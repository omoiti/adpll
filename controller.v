==> flow/design.v <==
module controller (
  input wire clk,          
  input wire reset,        
  input wire UP,           
  input wire DN,           
  output wire [15:0] FTW   
);
  reg [7:0] up_cnt;        
  reg [7:0] dn_cnt;        
  reg up_carry, dn_borrow;  
  always @(posedge clk or posedge reset) begin
    if (reset) begin
      up_cnt <= 8'b0;
      up_carry <= 0;
    end else if (UP) begin
      if (up_cnt == 8'hFF) begin
        up_cnt <= 8'b0;
        up_carry <= 1;
      end else begin
        up_cnt <= up_cnt + 1;
        up_carry <= 0;
      end
    end
  end
  always @(posedge clk or posedge reset) begin
    if (reset) begin
      dn_cnt <= 8'b0;
      dn_borrow <= 0;
    end else if (DN) begin
      if (dn_cnt == 8'hFF) begin
        dn_cnt <= 8'b0;
        dn_borrow <= 1;
      end else begin
        dn_cnt <= dn_cnt + 1;
        dn_borrow <= 0;
      end
    end
  end
  assign FTW = {8'b0, up_cnt} - {8'b0, dn_cnt};
endmodule
# From RTL to reports: controller
# The steps from the RTL of controller to its reports follow in flow order.
# Line numbers count from 1 in the design file above.
# Operators carry their Yosys type and port widths (W data, S select, Z words).
# Cell names lack the library's common part.
# The mark -- stands for no value.
[setup] top="controller" clock_port="clk" library="sky130hd" corner="tt_025C_1v80"

# Elaborated design
# Counts by Yosys on the flattened word-level netlist (proc, flatten, opt, wreduce; memories kept). Register bits leave out memories and registers merged into their read ports (data or address); mux counts leave out enables and synchronous resets folded into registers. Print and check cells are left out. Cells with the same type and inputs are merged into one.
[word_totals] regBits=16 input_bits=4 out_inout_bits=16 elab_cells=9
[classes] n_addsub=3 equal=2 n_mux=2
[op_table] op="$add A8 B1 Y8 const B" n=2
[op_table] op="$eq A8 B8 Y1 const B" n=2
[op_table] op="$mux W8" n=2
[op_table] op="$sub A8 B8 Y9" n=1

# Depth
# Longest topological path by Yosys (ltp), each cell counted once; first at word level (registers and memories cut), then after technology mapping (sequential cells cut; the memories' decode and read muxes count).
[depth] ltp_word=2 ABC_AREA=0 ltp_mapped=9 ltp_nobuf=8

# Netlist
# Yosys stat after the flow's synthesis: flattened, memories mapped to cells. It holds for the ABC_AREA given above (unset counts as 0); a run with the other value may have another netlist.
[by_type] cell="dfrtp_1" n=16 type_area_um2=400.384
[by_type] cell="ha_1" n=10 type_area_um2=125.12
[by_type] cell="xnor2_1" n=13 type_area_um2=113.859
[by_type] cell="inv_1" n=15 type_area_um2=56.304
[by_type] cell="buf_4" n=7 type_area_um2=52.55
[by_type] cell="nor2_1" n=12 type_area_um2=45.043
[by_type] cell="nand2_1" n=10 type_area_um2=37.536
[by_type] cell="a21boi_2" n=2 type_area_um2=22.522
[by_type] cell="o21a_1" n=3 type_area_um2=22.522
[by_type] cell="fa_1" n=1 type_area_um2=20.019
[by_type] cell="o21ai_0" n=4 type_area_um2=20.019
[by_type] cell="o21ai_1" n=4 type_area_um2=20.019
[by_type] cell="nand3_1" n=3 type_area_um2=15.014
[by_type] cell="nor2b_4" n=1 type_area_um2=13.763
[by_type] cell="nand4_1" n=2 type_area_um2=12.512
[by_type] cell="nand4_2" n=1 type_area_um2=12.512
[by_type] cell="nor2b_1" n=2 type_area_um2=12.512
[by_type] cell="o22ai_2" n=1 type_area_um2=12.512
# Other cell types: 17; their cells: 17.
[synth_totals] cell_count=124 area_mm2=0.0011486 seq_area_mm2=0.0004004 flip_flops=16 n_buf=7

# Timing after synthesis
# Source: OpenSTA report_checks on the synthesized netlist (no wires, ideal clock, input and output delay 20% of the period each), path of least setup slack; recovery checks are left aside. Register names are those of the netlist, which keeps one name where synthesis merged equal registers.
[synth_path] path_kind="reg-to-output" startpoint="reg up_cnt[0]" endpoint="out FTW[10]" clock_period_ns=2.36 output_delay_ns=0.472 t_first_pin_ns=0.000 t_arrival_ns=1.983 t_required_ns=1.888 slack_ns=-0.095 delay_ns=1.983 stages=10 n_path_buf=1 period_less_setup_slack_ns=2.455
# "delay_ns" = arrival - input delay + setup time.
# At an output port there is no setup time.
# "stages" counts driving pins, that of a launching flip-flop among them; a cell with two outputs on the path counts twice.
# "period_less_setup_slack_ns" is the clock period less the worst setup slack; recovery checks do not enter. This is arithmetic on one report: input and output delays are still those of the set period (20% each).
# The rows between start and end are the longest chain of elaborated cells between them; the timing report does not say that the signal goes this way. Where chains are equally long, one stands for them.
# Each line given opens the expression or statement behind the cell; cells for indexed reads and writes are added by Yosys, which also makes memories of some case tables.
# A register here has more assigning lines than the two given.
[synth_between] path_cell_list="dfrtp_1 > inv_1 > ha_1 > fa_1 > nor2b_4 > o21ai_2 > a21boi_2 > o21ai_1 > o2bb2ai_1 > buf_4" elab_chain_cells=1 cells_between=1 lines_between=1 cone_classes="1 x add/sub"
[synth_lines] item="from (decl)" line_no=8 source="reg [7:0] up_cnt;"
[synth_lines] item="from (assign)" line_no=13 source="up_cnt <= 8'b0;"
[synth_lines] item="from (assign)" line_no=20 source="up_cnt <= up_cnt + 1;"
[synth_lines] item="$sub A8 B8 Y9" line_no=39 source="assign FTW = {8'b0, up_cnt} - {8'b0, dn_cnt};"
[synth_lines] item="to (decl)" line_no=6 source="output wire [15:0] FTW"
# Some nets on the timed path still bear RTL names; the line given drives or declares the net.
[synth_nets] net="FTW[8]" line_no=39

# Timing after layout
# From the final timing report of flow run A: the path of least setup slack in the routed layout; clock arrival at registers is part of the times.
[layout_path] path_kind="reg-to-output" startpoint="reg dn_cnt[0]" endpoint="out FTW[11]" clock_period_ns=2.84 output_delay_ns=0.57 t_first_pin_ns=0.25 t_arrival_ns=2.04 t_required_ns=2.27 slack_ns=0.23 stages=9 n_path_buf=1
# The rows between start and end are the longest chain of elaborated cells between them; the timing report does not say that the signal goes this way. Where chains are equally long, one stands for them.
# A register here has more assigning lines than the two given.
[layout_between] path_cell_list="dfrtp_1 > ha_4 > fa_2 > nor2b_4 > o21ai_2 > a21boi_2 > o21ai_2 > o2bb2ai_4 > buf_2" elab_chain_cells=1 cells_between=1 lines_between=1 cone_classes="1 x add/sub"
[layout_lines] item="from (decl)" line_no=9 source="reg [7:0] dn_cnt;"
[layout_lines] item="from (assign)" line_no=27 source="dn_cnt <= 8'b0;"
[layout_lines] item="from (assign)" line_no=34 source="dn_cnt <= dn_cnt + 1;"
[layout_lines] item="$sub A8 B8 Y9" line_no=39 source="assign FTW = {8'b0, up_cnt} - {8'b0, dn_cnt};"
[layout_lines] item="to (decl)" line_no=6 source="output wire [15:0] FTW"

# Stored flow runs of controller (2 of them; Yosys, OpenROAD, sky130hd). They differ in their settings and are not a sequence. Constraints: input delay and output delay 20% of the set period each, output load 0.01 pF.
# "critical_path_time_ns": the worst setup path's part of the clock period (all of it between registers, 20% less for each end at a port) less its slack. A launch clock that arrives late makes it longer, a capture clock that arrives late makes it shorter.
run="flow run A" settings period_ns=2.84 CORE_UTILIZATION=33 SETUP_SLACK_MARGIN=0.4 PLACE_DENSITY_LB_ADDON=0.12 CORE_ASPECT_RATIO=0.51 CORE_MARGIN=4 CELL_PAD_IN_SITES_DETAIL_PLACEMENT=1 GPL_TIMING_DRIVEN=1 CTS_CLUSTER_SIZE=37 CTS_CLUSTER_DIAMETER=25 MIN_ROUTING_LAYER="met1" CAP_MARGIN=20 SLEW_MARGIN=20
run="flow run A" results timing.setup.ws_ns=0.233 critical_path_time_ns=2.04 timing.worst_path_kind="reg-to-output" total_negative_slack_ns=0.000 synthArea_mm2=0.0011486 final_util_pct=46.4 die_footprint_mm2=0.0045423
run="flow run B" settings period_ns=1.82 CORE_UTILIZATION=34 SETUP_SLACK_MARGIN=-0.0 PLACE_DENSITY_LB_ADDON=0.05 ABC_AREA=0 CTS_CLUSTER_SIZE=18 CTS_CLUSTER_DIAMETER=162 CAP_MARGIN=35 SLEW_MARGIN=15 MAX_ROUTING_LAYER="met5" CORE_MARGIN=2
run="flow run B" results die_footprint_mm2=0.0038589 total_negative_slack_ns=-7.353 timing.setup.ws_ns=-0.610 final_util_pct=51.1 synthArea_mm2=0.0011486 critical_path_time_ns=2.07 timing.worst_path_kind="reg-to-output"
